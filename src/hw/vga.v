==> flow/design.v <==
`timescale 1ns / 1ps
module vga(
    input                 clk,            
    input                 rst,            
    output                hs,             
    output                vs,             
    output                de,             
    output reg [7:0]      rgb_r,          
    output reg [7:0]      rgb_g,          
    output reg [7:0]      rgb_b           
);
parameter H_ACTIVE = 16'd1280;            
parameter H_FP = 16'd110;                 
parameter H_SYNC = 16'd40;                
parameter H_BP = 16'd220;                 
parameter V_ACTIVE = 16'd720;             
parameter V_FP  = 16'd5;                  
parameter V_SYNC  = 16'd5;                
parameter V_BP  = 16'd20;                 
parameter HS_POL = 1'b1;                  
parameter VS_POL = 1'b1;                  
parameter H_TOTAL = H_ACTIVE + H_FP + H_SYNC + H_BP;
parameter V_TOTAL = V_ACTIVE + V_FP + V_SYNC + V_BP;
parameter WHITE_R       = 8'hff;
parameter WHITE_G       = 8'hff;
parameter WHITE_B       = 8'hff;
parameter YELLOW_R      = 8'hff;
parameter YELLOW_G      = 8'hff;
parameter YELLOW_B      = 8'h00;
parameter CYAN_R        = 8'h00;
parameter CYAN_G        = 8'hff;
parameter CYAN_B        = 8'hff;
parameter GREEN_R       = 8'h00;
parameter GREEN_G       = 8'hff;
parameter GREEN_B       = 8'h00;
reg[11:0] h_cnt;
reg[11:0] v_cnt;
reg[11:0] h_pos;
reg[11:0] v_pos;
reg hs_reg;
reg vs_reg;
wire h_video_active;
wire v_video_active;
assign h_video_active = (h_cnt > H_FP + H_SYNC + H_BP - 1) ? 1 : 0;
assign v_video_active = (v_cnt > V_FP + V_SYNC + V_BP - 1) ? 1 : 0;
assign de = h_video_active & v_video_active;
assign hs = hs_reg;
assign vs = vs_reg;
always@(posedge clk)
begin
    if(rst)
        h_cnt <= 12'd0;
    else
        h_cnt <= (h_cnt > H_TOTAL - 1) ? 12'b0 : h_cnt + 1;
end
always@(posedge clk)
begin
    if(rst) begin
        v_cnt <= 12'd0;
    end else begin
        if(h_cnt == H_TOTAL - 1)
            v_cnt <= (v_cnt > V_TOTAL - 1) ? 12'b0 : v_cnt + 1;
        else
            v_cnt <= v_cnt;
    end
end
always@(posedge clk)
begin
    if(rst)
        h_pos <= 12'd0;
    else if(h_cnt >= H_FP + H_SYNC + H_BP - 1)
        h_pos <= h_cnt - H_FP - H_SYNC - H_BP + 1;
    else
        h_pos <= 12'd0;
end
always@(posedge clk)
begin
    if(rst)
        v_pos <= 12'd0;
    else if(v_cnt >= V_FP + V_SYNC + V_BP - 1)
        v_pos <= v_cnt - V_FP - V_SYNC - V_BP + 1;
    else
        v_pos <= 12'd0;
end
always@(posedge clk)
begin
    if(rst)
        hs_reg <= ~HS_POL;
    else if(h_cnt < H_FP - 1)
        hs_reg <= ~HS_POL;
    else if(h_cnt < H_FP + H_SYNC - 1)
        hs_reg <= HS_POL;
    else
        hs_reg <= ~HS_POL;
end
always@(posedge clk)
begin
    if(rst)
        vs_reg <= ~VS_POL;
    else if(v_cnt < V_FP - 1)
        vs_reg <= ~VS_POL;
    else if(v_cnt <= V_FP + V_SYNC - 1)
        vs_reg <= VS_POL;
    else
        vs_reg <= ~VS_POL;
end
always@(posedge clk)
begin
    if(de) begin
        if(v_pos <= (V_ACTIVE/2)) begin
            if(h_pos <= (H_ACTIVE/2)) begin
                rgb_r <= WHITE_R;
                rgb_g <= WHITE_G;
                rgb_b <= WHITE_B;
            end else begin
                rgb_r <= YELLOW_R;
                rgb_g <= YELLOW_G;
                rgb_b <= YELLOW_B;
            end
        end else begin
            if(h_pos <= (H_ACTIVE/2)) begin
                rgb_r <= CYAN_R;
                rgb_g <= CYAN_G;
                rgb_b <= CYAN_B;
            end else begin
                rgb_r <= GREEN_R;
                rgb_g <= GREEN_G;
                rgb_b <= GREEN_B;
            end
        end
    end else begin
        rgb_r <= 8'd0;
        rgb_g <= 8'd0;
        rgb_b <= 8'd0;
    end
end
endmodule
Tool chain data of vga
Tool output for the design above, in the order of the flow.
Lines are those of the file above, counted from 1.
{"block": "design", "top": "vga", "clock_port": "clk", "library": "sky130hd", "pvt_corner": "tt_025C_1v80"}

Word-level counts
Counts by Yosys on the flattened word-level netlist (proc, flatten, opt, wreduce; memories kept). Register bits leave out memories and registers merged into their read ports (data or address); mux counts leave out enables and synchronous resets folded into registers. Print and check cells are left out. Cells with the same type and inputs are merged into one.
{"block": "word_totals", "reg_bits": 74, "input_bits": 2, "output_inout_bits": 27, "word_cells": 48}
{"block": "classes", "add_sub_neg": 10, "n_cmp": 12, "equal": 1, "n_mux": 8, "n_reduce_logical": 5, "n_logic": 3}
{"block": "op_table", "op": "12-bit by 1-bit adder with 12-bit output with constant B", "count": 4}
{"block": "op_table", "op": "12-bit by 3-bit subtractor with 12-bit output with constant B", "count": 2}
{"block": "op_table", "op": "8-bit two-way mux", "count": 3}
{"block": "op_table", "op": "12-bit by 10-bit > comparator with 1-bit output with constant B", "count": 1}
{"block": "op_table", "op": "12-bit by 10-bit less-or-equal comparator with 1-bit output with constant B", "count": 1}
{"block": "op_table", "op": "12-bit by 11-bit > comparator with 1-bit output with constant B", "count": 1}
{"block": "op_table", "op": "12-bit by 11-bit == test with 1-bit output with constant B", "count": 1}
{"block": "op_table", "op": "12-bit by 3-bit less-than comparator with 1-bit output with constant B", "count": 1}
{"block": "op_table", "op": "12-bit by 4-bit less-or-equal comparator with 1-bit output with constant B", "count": 1}
{"block": "op_table", "op": "12-bit by 5-bit subtractor with 12-bit output with constant B", "count": 1}
{"block": "op_table", "op": "12-bit by 5-bit greater-or-equal comparator with 1-bit output with constant B", "count": 1}
{"block": "op_table", "op": "12-bit by 5-bit > comparator with 1-bit output with constant B", "count": 1}
{"block": "op_table", "op": "12-bit by 6-bit subtractor with 12-bit output with constant B", "count": 1}
{"block": "op_table", "op": "12-bit by 7-bit subtractor with 12-bit output with constant B", "count": 1}
{"block": "op_table", "op": "12-bit by 7-bit less-than comparator with 1-bit output with constant B", "count": 1}
{"block": "op_table", "op": "12-bit by 8-bit subtractor with 12-bit output with constant B", "count": 1}
{"block": "op_table", "op": "12-bit by 8-bit less-than comparator with 1-bit output with constant B", "count": 1}
{"block": "op_table", "op": "12-bit by 9-bit greater-or-equal comparator with 1-bit output with constant B", "count": 1}
{"block": "op_table", "op": "12-bit by 9-bit > comparator with 1-bit output with constant B", "count": 1}
{"block": "op_table", "op": "12-bit by 9-bit less-or-equal comparator with 1-bit output with constant B", "count": 1}
{"block": "op_table", "op": "12-bit two-way mux", "count": 1}
{"block": "op_table", "op": "2-bit OR reduction", "count": 5}
{"block": "op_table", "op": "1-bit two-way mux", "count": 4}
{"block": "op_table", "op": "1-bit NOT", "count": 2}
{"block": "op_table", "op": "1-bit AND", "count": 1}

Longest topological paths
Yosys ltp: most cells in a row. Word level: on the elaborated netlist, between registers, memories and ports. Mapped: between sequential cells and ports; inverters and the memories' decode and read muxes count.
{"block": "logic_depth", "word_depth": 4, "abc_area": 0, "mapped_depth": 8}

After synthesis
Source: synth_stat.txt of the flow (Yosys; design flattened, memories mapped). It holds for the ABC_AREA given above (unset counts as 0); a run with the other value may have another netlist.
{"block": "synth_totals", "yosys_area_um2": 2834.0, "cells": 320, "n_buf": 45, "flip_flops": 53}
{"block": "types", "cell": "sky130_fd_sc_hd__dfxtp_1", "count": 53, "area_total_um2": 1.06E+03}
{"block": "types", "cell": "sky130_fd_sc_hd__buf_4", "count": 28, "area_total_um2": 210.202}
{"block": "types", "cell": "sky130_fd_sc_hd__xnor2_1", "count": 20, "area_total_um2": 175.168}
{"block": "types", "cell": "sky130_fd_sc_hd__nor2_1", "count": 35, "area_total_um2": 131.376}
{"block": "types", "cell": "sky130_fd_sc_hd__nor3_1", "count": 18, "area_total_um2": 90.086}
{"block": "types", "cell": "sky130_fd_sc_hd__ha_1", "count": 6, "area_total_um2": 75.072}
{"block": "types", "cell": "sky130_fd_sc_hd__a21oi_1", "count": 14, "area_total_um2": 70.067}
{"block": "types", "cell": "sky130_fd_sc_hd__o21ai_0", "count": 13, "area_total_um2": 65.062}
{"block": "types", "cell": "sky130_fd_sc_hd__xor2_1", "count": 7, "area_total_um2": 61.309}
{"block": "types", "cell": "sky130_fd_sc_hd__nand3_1", "count": 12, "area_total_um2": 60.058}
{"block": "types", "cell": "sky130_fd_sc_hd__buf_2", "count": 9, "area_total_um2": 45.043}
{"block": "types", "cell": "sky130_fd_sc_hd__and3_1", "count": 6, "area_total_um2": 37.536}
{"block": "types", "cell": "sky130_fd_sc_hd__nand4bb_1", "count": 3, "area_total_um2": 33.782}
{"block": "types", "cell": "sky130_fd_sc_hd__or4_4", "count": 3, "area_total_um2": 33.782}
{"block": "types", "cell": "sky130_fd_sc_hd__nor4_1", "count": 5, "area_total_um2": 31.28}
{"block": "types", "cell": "sky130_fd_sc_hd__a21o_1", "count": 4, "area_total_um2": 30.029}
{"block": "types", "cell": "sky130_fd_sc_hd__inv_1", "count": 8, "area_total_um2": 30.029}
{"block": "types", "cell": "sky130_fd_sc_hd__nand2_1", "count": 8, "area_total_um2": 30.029}
Other cell types: 44; their cells: 68.

Path before layout
OpenSTA on the mapped netlist: ideal clock, no wires. The path of least setup slack (recovery checks aside). Input and output delay are each 20% of the period. Register names are those of the netlist, which keeps one name where synthesis merged equal registers.
{"block": "synth_timing", "kind": "register to output", "start": "reg h_cnt[0]", "end": "out de", "arrival_time_ns": 1.799, "path_delay_ns": 1.799, "out_delay_ns": 0.662, "setup_slack_ns": 0.849, "path_buffers": 1, "driving_pins": 7, "tclk_ns": 3.31, "required_ns": 2.648, "synth_period_reached_ns": 2.461}
"path_delay_ns" is the arrival time less input delay plus setup time.
A path that ends at an output port has no setup time.
"driving_pins" counts driving pins, that of a launching flip-flop among them; a cell with two outputs on the path counts twice.
"synth_period_reached_ns" = period - worst setup slack (recovery checks aside). The figure is calculated, with input and output delays left at 20% of the set period.
The rows between start and end are the longest chain of elaborated cells between them; the timing report does not say that the signal goes this way. Where chains are equally long, one stands for them.
A line is the first line of the expression or statement that the cell stems from. Yosys adds cells for indexed reads and writes and turns some case tables into memories.
{"block": "synth_between", "cell_sequence": "sky130_fd_sc_hd__dfxtp_1 > sky130_fd_sc_hd__clkbuf_1 > sky130_fd_sc_hd__inv_1 > sky130_fd_sc_hd__ha_1 > sky130_fd_sc_hd__nor3b_1 > sky130_fd_sc_hd__or4_1 > sky130_fd_sc_hd__a32oi_2", "elab_chain_len": 3}
{"block": "synth_rtl", "element": "from (decl)", "line_no": 36, "rtl": "reg[11:0] h_cnt;"}
{"block": "synth_rtl", "element": "from (assign)", "line_no": 52, "rtl": "h_cnt <= 12'd0;"}
{"block": "synth_rtl", "element": "from (assign)", "line_no": 54, "rtl": "h_cnt <= (h_cnt > H_TOTAL - 1) ? 12'b0 : h_cnt + 1;"}
{"block": "synth_rtl", "element": "12-bit by 9-bit > comparator with 1-bit output", "line_no": 44, "rtl": "assign h_video_active = (h_cnt > H_FP + H_SYNC + H_BP - 1) ? 1 : 0;"}
{"block": "synth_rtl", "element": "1-bit two-way mux", "line_no": 44}
{"block": "synth_rtl", "element": "1-bit AND", "line_no": 46, "rtl": "assign de = h_video_active & v_video_active;"}
{"block": "synth_rtl", "element": "to (decl)", "line_no": 7, "rtl": "output                de,"}

Timing after layout
From the final timing report of run 1: the path of least setup slack in the routed layout; clock arrival at registers is part of the times.
{"block": "layout_timing", "kind": "register to output", "start": "reg h_cnt[0]", "end": "out de", "tclk_ns": 2.68, "driving_pins": 7, "required_ns": 2.14, "arrival_time_ns": 2.04, "out_delay_ns": 0.54, "path_buffers": 1, "setup_slack_ns": 0.11}
The rows between start and end are the longest chain of elaborated cells between them; the timing report does not say that the signal goes this way. Where chains are equally long, one stands for them.
{"block": "layout_between", "cell_sequence": "sky130_fd_sc_hd__dfxtp_1 > sky130_fd_sc_hd__inv_1 > sky130_fd_sc_hd__ha_1 > sky130_fd_sc_hd__nor3b_1 > sky130_fd_sc_hd__or4_1 > sky130_fd_sc_hd__a32oi_2 > sky130_fd_sc_hd__clkbuf_2", "elab_chain_len": 3}
{"block": "layout_rtl", "element": "from (decl)", "line_no": 36, "rtl": "reg[11:0] h_cnt;"}
{"block": "layout_rtl", "element": "from (assign)", "line_no": 52, "rtl": "h_cnt <= 12'd0;"}
{"block": "layout_rtl", "element": "from (assign)", "line_no": 54, "rtl": "h_cnt <= (h_cnt > H_TOTAL - 1) ? 12'b0 : h_cnt + 1;"}
{"block": "layout_rtl", "element": "12-bit by 9-bit > comparator with 1-bit output", "line_no": 44, "rtl": "assign h_video_active = (h_cnt > H_FP + H_SYNC + H_BP - 1) ? 1 : 0;"}
{"block": "layout_rtl", "element": "1-bit two-way mux", "line_no": 44}
{"block": "layout_rtl", "element": "1-bit AND", "line_no": 46, "rtl": "assign de = h_video_active & v_video_active;"}
{"block": "layout_rtl", "element": "to (decl)", "line_no": 7, "rtl": "output                de,"}

Hand-over note for vga

Design vga on sky130hd. What follows are 2 stored runs of the flow, each under its own settings; their order means nothing. The constraints put input and output delay at 20% of the set period each and load the outputs with 0.01 pF.
"achieved_period_ns": clock period set for the run, less the worst setup slack. It is reckoned from that one timing run; input and output delays stay at 20% of the period that was set.
By "worst_path_ns" is meant the share of the clock period that the worst setup path is allowed (20% is reserved at inputs, 20% at outputs), minus its slack. Clock arrival times at its registers enter into it.
"power.total_uw" is the tool's figure for a default switching activity; nothing was simulated.

{"run": "run 1", "settings": { "period_ns": 2.68, "CORE_UTILIZATION": 70, "PLACE_DENSITY": 0.7, "CORE_ASPECT_RATIO": 0.78, "TNS_END_PERCENT": 50, "ABC_AREA": 0, "CTS_CLUSTER_SIZE": 45, "CTS_CLUSTER_DIAMETER": 359, "MAX_ROUTING_LAYER": "met4", "CAP_MARGIN": 20, "CORE_MARGIN": 2, "SLEW_MARGIN": 20 }, "results": { "timing.setup.ws_ns": 0.108, "timing.setup.tns_ns": 0.000, "achieved_period_ns": 2.572, "finish.stdcell_area_um2": 3159.3, "design.die.area_um2": 4577.5, "worst_path_ns": 2.04, "critical_path_type": "register to output", "ys_area_um2": 2834.0, "power.total_uw": 1345 }}
{"run": "run 2", "settings": { "period_ns": 4.04, "CORE_UTILIZATION": 36, "SETUP_SLACK_MARGIN": 1.16, "PLACE_DENSITY_LB_ADDON": 0.05, "CORE_MARGIN": 10, "TNS_END_PERCENT": 40, "GPL_ROUTABILITY_DRIVEN": 1, "CTS_CLUSTER_SIZE": 37, "SLEW_MARGIN": 5, "MIN_ROUTING_LAYER": "met1", "CAP_MARGIN": 20 }, "results": { "timing.setup.ws_ns": 1.241, "timing.setup.tns_ns": 0.000, "achieved_period_ns": 2.799, "finish.stdcell_area_um2": 3143.0, "design.die.area_um2": 11821.1, "worst_path_ns": 1.99, "critical_path_type": "register to output", "ys_area_um2": 2834.0, "power.total_uw": 876 }}

End of note.
